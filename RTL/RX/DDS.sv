==> flow/design.v <==
`timescale 1ns / 100ps
module DDS #(
    parameter PHASE_WIDTH = 32     
)(
    input  logic                    clk,
    input  logic                    rst_n,
    input  logic [PHASE_WIDTH-1:0]  phase_increment,   
    output logic                    dds_clk            
);
    logic [PHASE_WIDTH-1:0] phase_acc;
    logic dds_clk_reg;
    always_ff @(posedge clk or negedge rst_n) begin
        if (!rst_n) begin
            phase_acc <= '0;
            dds_clk_reg <= 1'b0;
        end else begin
            phase_acc <= phase_acc + phase_increment;
            dds_clk_reg <= phase_acc[PHASE_WIDTH-1];
        end
    end
    assign dds_clk = dds_clk_reg;
endmodule
From RTL to reports: DDS. The steps from the RTL of DDS to its reports follow in flow order. Lines are those of the file above, counted from 1. Cell names lack the library's common part. A cell with - has no value.

Top module: DDS. Clock input: clk. Library: sky130hd. Corner: tt_025C_1v80.

Word level. Source: Yosys, flattened and elaborated, memories not mapped. Widths are those after wreduce; folded enables and synchronous resets count as part of the registers. Registers that Yosys merges into a memory's read port (data or address) are not register bits. Print and check cells do not count. Equal cells are merged and count once.

For bits in registers the number is 33. Bits in latches: 0. Under memory bits (writable) stands 0. The entry for memory bits (read-only) reads 0. Word width x clocked read ports: 0. For memories kept the number is 0. Bits of input ports: 34. For output and inout bits the number is 1. The entry for cells after elaboration reads 3.

The entry for add/subtract/negate cells reads 1. Multiply operators: 0. Div/mod/pow operators: 0. For order comparisons the number is 0. For equal/unequal tests the number is 0. Shift-type cells: 0. Under muxes and demuxes stands 0. Under bitwise logic cells stands 0. Reduce/logical cells: 0.

Operators with widths (count): 32-bit adder (1).

Depth. Depth = most cells in a row (Yosys ltp): at word level without a register or memory, in the mapped netlist without a sequential cell, where the memories' decode and read muxes count.

The figure for depth in word-level cells is 1. The figure for ABC_AREA is 0. Under mapped depth stands 9. Under mapped depth without buffers stands 9.

Synthesis result. Yosys stat after the flow's synthesis: flattened, memories mapped to cells. It holds for the ABC_AREA given above (unset counts as 0); a run with the other value may have another netlist. The area totals of this step are shown rounded.

Mapped cells: 273. For chip area (Yosys) the number is 2570 µm². Under sequential area stands 826 µm². Flip-flops: 33. The figure for buffers is 10.

Cells by type: dfrtp_1 (count 33, area in all 825.792 µm²); ha_1 (count 31, area in all 387.872 µm²); a21oi_1 (count 29, area in all 145.139 µm²); a21o_1 (count 19, area in all 142.637 µm²); xor2_1 (count 15, area in all 131.376 µm²); xnor2_1 (count 13, area in all 113.859 µm²); nand2_1 (count 19, area in all 71.318 µm²); nand3_1 (count 10, area in all 50.048 µm²); nor2_1 (count 12, area in all 45.043 µm²); nand4_1 (count 7, area in all 43.792 µm²); o21ai_0 (count 7, area in all 35.034 µm²); o21ai_1 (count 7, area in all 35.034 µm²); o21bai_1 (count 4, area in all 30.029 µm²); a211oi_1 (count 3, area in all 22.522 µm²); clkbuf_1 (count 6, area in all 22.522 µm²); a22oi_4 (count 1, area in all 21.27 µm²); a31oi_4 (count 1, area in all 21.27 µm²); buf_2 (count 4, area in all 20.019 µm²).

Other cell types: 34; their cells: 52.

Worst setup path after synthesis. Source: OpenSTA report_checks on the synthesized netlist (no wires, ideal clock, input and output delay 20% of the period each), path of least setup slack; recovery checks are left aside. Register names are those of the netlist, which keeps one name where synthesis merged equal registers.

Path type: in2reg. Start: in phase_increment[0]. End: reg phase_acc[26]. Period: 2.84 ns. The entry for input delay reads 0.568 ns. The entry for library setup time reads 0.131 ns. Launch time at the first pin: 0.568 ns. The entry for arrival reads 2.368 ns. The entry for data required time reads 2.709 ns. The figure for slack is 0.342 ns. Under path delay stands 1.931 ns. The figure for stages is 9. For path buffers the number is 0. The figure for synthesis period reached is 2.498 ns.

"path delay" is the arrival time less input delay plus setup time. "stages": output pins that drive a net of the path, with the launching flip-flop's if there is one; two outputs of one cell count as two. "synthesis period reached" = period - worst setup slack (recovery checks aside). The figure is calculated, with input and output delays left at 20% of the set period. The rows between start and end are the longest chain of elaborated cells between them; the timing report does not say that the signal goes this way. Where chains are equally long, one stands for them. A line is the first line of the expression or statement that the cell stems from. Yosys adds cells for indexed reads and writes and turns some case tables into memories.

Path through: ha_1 > fa_1 > a21o_1 > a31o_1 > nand2_1 > o221ai_1 > a311oi_1 > o21bai_1 > xor2_1. Under cells in the longest elaborated chain stands 1. The figure for elaborated cells on any way between the ends is 1. The figure for source lines of those cells is 1. Those cells by class: 1 x add/sub.

RTL lines, path post-synthesis: from (decl) (RTL line 7) `input  logic [PHASE_WIDTH-1:0]  phase_increment,`; 32-bit adder (RTL line 17) `phase_acc <= phase_acc + phase_increment;`; to (assign) (RTL line 14) `phase_acc <= '0;`; to (assign) (RTL line 17); to (decl) (RTL line 10) `logic [PHASE_WIDTH-1:0] phase_acc;`.

Path in the finished layout. From the final timing report of run 1: the path of least setup slack in the routed layout; clock arrival at registers is part of the times.

Path type: in2reg. Start: in phase_increment[0]. End: reg phase_acc[26]. Period: 3.46 ns. The entry for input delay reads 0.69 ns. The entry for library setup time reads 0.12 ns. Launch time at the first pin: 0.69 ns. The entry for arrival reads 3.14 ns. The entry for data required time reads 3.63 ns. The figure for slack is 0.50 ns. The figure for stages is 10. For path buffers the number is 1.

The rows between start and end are the longest chain of elaborated cells between them; the timing report does not say that the signal goes this way. Where chains are equally long, one stands for them.

Path through: clkdlybuf4s50_1 > ha_1 > fa_1 > a21o_1 > a31o_1 > nand2_1 > o221ai_1 > a311oi_1 > o21bai_1 > xor2_1. Under cells in the longest elaborated chain stands 1. The figure for elaborated cells on any way between the ends is 1. The figure for source lines of those cells is 1. Those cells by class: 1 x add/sub.

RTL lines, path post-layout: from (decl) (RTL line 7) `input  logic [PHASE_WIDTH-1:0]  phase_increment,`; 32-bit adder (RTL line 17) `phase_acc <= phase_acc + phase_increment;`; to (assign) (RTL line 14) `phase_acc <= '0;`; to (assign) (RTL line 17); to (decl) (RTL line 10) `logic [PHASE_WIDTH-1:0] phase_acc;`.

--- measured runs ---
DDS through Yosys and OpenROAD on sky130hd: 2 stored runs, unordered, with their settings and measured results. The constraints put input and output delay at 20% of the set period each and load the outputs with 0.01 pF. By "clock period achieved" is meant the clock period of the run minus its worst setup slack. This is arithmetic on one report: input and output delays are still those of the set period (20% each). "time of the worst setup path" = time allowed to the worst setup path (clock period - input delay - output delay, where it has them) - its slack; a late launch clock adds to it, a late capture clock takes from it. By "power consumption" is meant OpenSTA's value without simulated activity: inputs other than the clock are taken to toggle once in ten clock periods, and the tool carries that through the logic. The results are shown rounded.

Run 1 has these settings: period_ns 3.46; CAP_MARGIN 20; CORE_MARGIN 2; CORE_UTILIZATION 40; SLEW_MARGIN 20. The post-synthesis cell area stands at 2570 µm². The worst setup slack after layout comes to 0.496 ns. The measured clock period achieved is 2.964 ns. The time of the worst setup path comes to 2.27 ns. Type of the worst setup path: in2reg. The post-route setup TNS reads 0.000 ns. The standard-cell area after layout is 3070 µm². The utilization after routing is 48.9%. The lowest hold slack reads 0.400 ns. The die footprint comes to 7090 µm². The power consumption comes to 2.91 mW.

Run 2 has these settings: period_ns 3.2; CORE_UTILIZATION 16; SETUP_SLACK_MARGIN -0.22; PLACE_DENSITY 0.74; HOLD_SLACK_MARGIN 0.24; GPL_ROUTABILITY_DRIVEN 1; CTS_CLUSTER_SIZE 73; CTS_CLUSTER_DIAMETER 22; CAP_MARGIN 30; SLEW_MARGIN 30; CORE_MARGIN 2. The post-synthesis cell area stands at 2570 µm². The worst setup slack after layout comes to 0.339 ns. The measured clock period achieved is 2.861 ns. The time of the worst setup path comes to 2.22 ns. Type of the worst setup path: in2reg. The post-route setup TNS reads 0.000 ns. The standard-cell area after layout is 3390 µm². The utilization after routing is 21.4%. The lowest hold slack reads 0.398 ns. The die footprint comes to 17100 µm². The power consumption comes to 3.44 mW.
--- end ---
